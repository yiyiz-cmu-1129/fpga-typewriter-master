==> flow/design.v <==
module keyboard(
  input bit clk_k,  
  input bit data,  
  output bit [7:0] led,  
  output bit parity_error,  
  output bit rdy);  
  reg [9:0] register; 
  bit [3:0] counter; 
  assign led = register[9:2];
  assign parity = register[1];
  always_ff@(negedge clk_k)
    begin
      register <= {register[8:0], data};
      if(counter == 4'b1011)
        counter <= 4'b0000; 
      else 
        counter <= counter + 4'b1;  
    end     
  always_ff@(posedge clk_k)
    begin
      if(counter == 4'b1011) 
        if(!parity == ^led)
          rdy <= 1'b1;
        else 
          parity_error <= 1'b1;
      else begin
        rdy <= 1'b0;
        parity_error <= 1'b0; 
      end 
    end 
endmodule 
* Step by step through the tools: keyboard *
The steps from the RTL of keyboard to its reports follow in flow order.
Line numbers count from 1 in the design file above.
Library cell names are shortened.
A cell with - has no value.

set-up
  top = keyboard
  clock port = clk_k
  standard-cell library = sky130hd
  library corner = tt_025C_1v80

* Word level *
Source: Yosys, flattened and elaborated, memories not mapped. Widths are those after wreduce; folded enables and synchronous resets count as part of the registers. Registers that Yosys merges into a memory's read port (data or address) are not register bits. Print and check cells do not count.

operators by class
  equal/unequal tests = 2
  $add $sub $neg = 1
  reduce/logical cells = 2

operators with widths
  operator                              count
  parity 8 bit                          1
  adder 4 x 1 -> 4 bit with constant B  1
  == test 4 bit with constant B         1
  == test 1 bit                         1
  zero test 1 bit                       1

word-level totals
  flip-flop bits (word level) = 16
  bits of input ports = 2

* Depth *
Yosys ltp: most cells in a row. Word level: on the elaborated netlist, between registers, memories and ports. Mapped: between sequential cells and ports; inverters and the memories' decode and read muxes count.

depth
  depth after elaboration = 2
  ABC_AREA = 0
  mapped depth = 4

* Netlist *
Yosys stat after the flow's synthesis: flattened, memories mapped to cells. It holds for the ABC_AREA given above (unset counts as 0); a run with the other value may have another netlist.

cell types
  type      count
  dfxtp_1   16
  buf_4     8
  xnor2_1   4
  xnor3_1   1
  xnor2_2   1
  ha_1      1
  nand2b_1  2
  a21oi_1   2
  nand3_1   2
  o21ai_0   2
  o21ba_1   1
  xor2_1    1
  inv_1     2
  and2_1    1
  nor2b_1   1
  nand2_1   1

mapped netlist
  synthesis area = 551.8 um^2
  sequential area = 320.3 um^2
  mapped cells = 46
  flip-flop cells = 16
  buffer cells = 8

Lab notebook: keyboard

Module keyboard, platform sky130hd: 2 stored runs of the flow (Yosys, OpenROAD) with differing settings, in no particular order. Input and output delays are each 20% of the period that was set; the output load is 0.01 pF.

Flow run A
==> flow/run.sh <==
#!/bin/bash
# the make line also repeats the synthesis and layout settings of config.mk as NAME=value (left out here)
make -C /OpenROAD-flow-scripts/flow DESIGN_CONFIG=/design/flow/config.mk WORK_HOME=/design/flow/orfs CLKGATE_MAP_FILE= finish
==> flow/config.mk <==
export PLATFORM = sky130hd
export DESIGN_NAME = keyboard
export DESIGN_NICKNAME = keyboard
export VERILOG_FILES = /design/flow/design.v
export SDC_FILE = /design/flow/constraint.sdc
export NUM_CORES = 4
export LEC_CHECK = 0
export CAP_MARGIN = 20
export CELL_PAD_IN_SITES_DETAIL_PLACEMENT = 1
export CORE_MARGIN = 2
export CORE_UTILIZATION = 43
export GPL_ROUTABILITY_DRIVEN = 0
export PLACE_DENSITY_LB_ADDON = 0.27
export SETUP_SLACK_MARGIN = 0.28
export SLEW_MARGIN = 0
==> flow/constraint.sdc <==
create_clock -name core_clock -period 1.81 [get_ports {clk_k}]
set_input_delay 0.3620 -clock core_clock [delete_from_list [all_inputs] [get_ports {clk_k}]]
set_output_delay 0.3620 -clock core_clock [all_outputs]
set_load 0.01 [all_outputs]

==> results of flow run A <==
chip area after synthesis (Yosys): 551.8 um^2
die area: 1585.6 um^2
utilization: 0.7
worst setup slack after layout: -526 ps
total negative slack: -3224 ps

Flow run B
==> flow/run.sh <==
#!/bin/bash
# the make line also repeats the synthesis and layout settings of config.mk as NAME=value (left out here)
make -C /OpenROAD-flow-scripts/flow DESIGN_CONFIG=/design/flow/config.mk WORK_HOME=/design/flow/orfs CLKGATE_MAP_FILE= finish
==> flow/config.mk <==
export PLATFORM = sky130hd
export DESIGN_NAME = keyboard
export DESIGN_NICKNAME = keyboard
export VERILOG_FILES = /design/flow/design.v
export SDC_FILE = /design/flow/constraint.sdc
export NUM_CORES = 4
export LEC_CHECK = 0
export CAP_MARGIN = 30
export CELL_PAD_IN_SITES_GLOBAL_PLACEMENT = 0
export CORE_MARGIN = 2
export CORE_UTILIZATION = 33
export CTS_CLUSTER_DIAMETER = 318
export MAX_ROUTING_LAYER = met5
export PLACE_DENSITY_LB_ADDON = 0.24
export SETUP_SLACK_MARGIN = 0.47
export SLEW_MARGIN = 20
==> flow/constraint.sdc <==
create_clock -name core_clock -period 3.4 [get_ports {clk_k}]
set_input_delay 0.6800 -clock core_clock [delete_from_list [all_inputs] [get_ports {clk_k}]]
set_output_delay 0.6800 -clock core_clock [all_outputs]
set_load 0.01 [all_outputs]

==> results of flow run B <==
chip area after synthesis (Yosys): 551.8 um^2
die area: 2015.1 um^2
utilization: 0.507
worst setup slack after layout: 230 ps
total negative slack: 0 ps
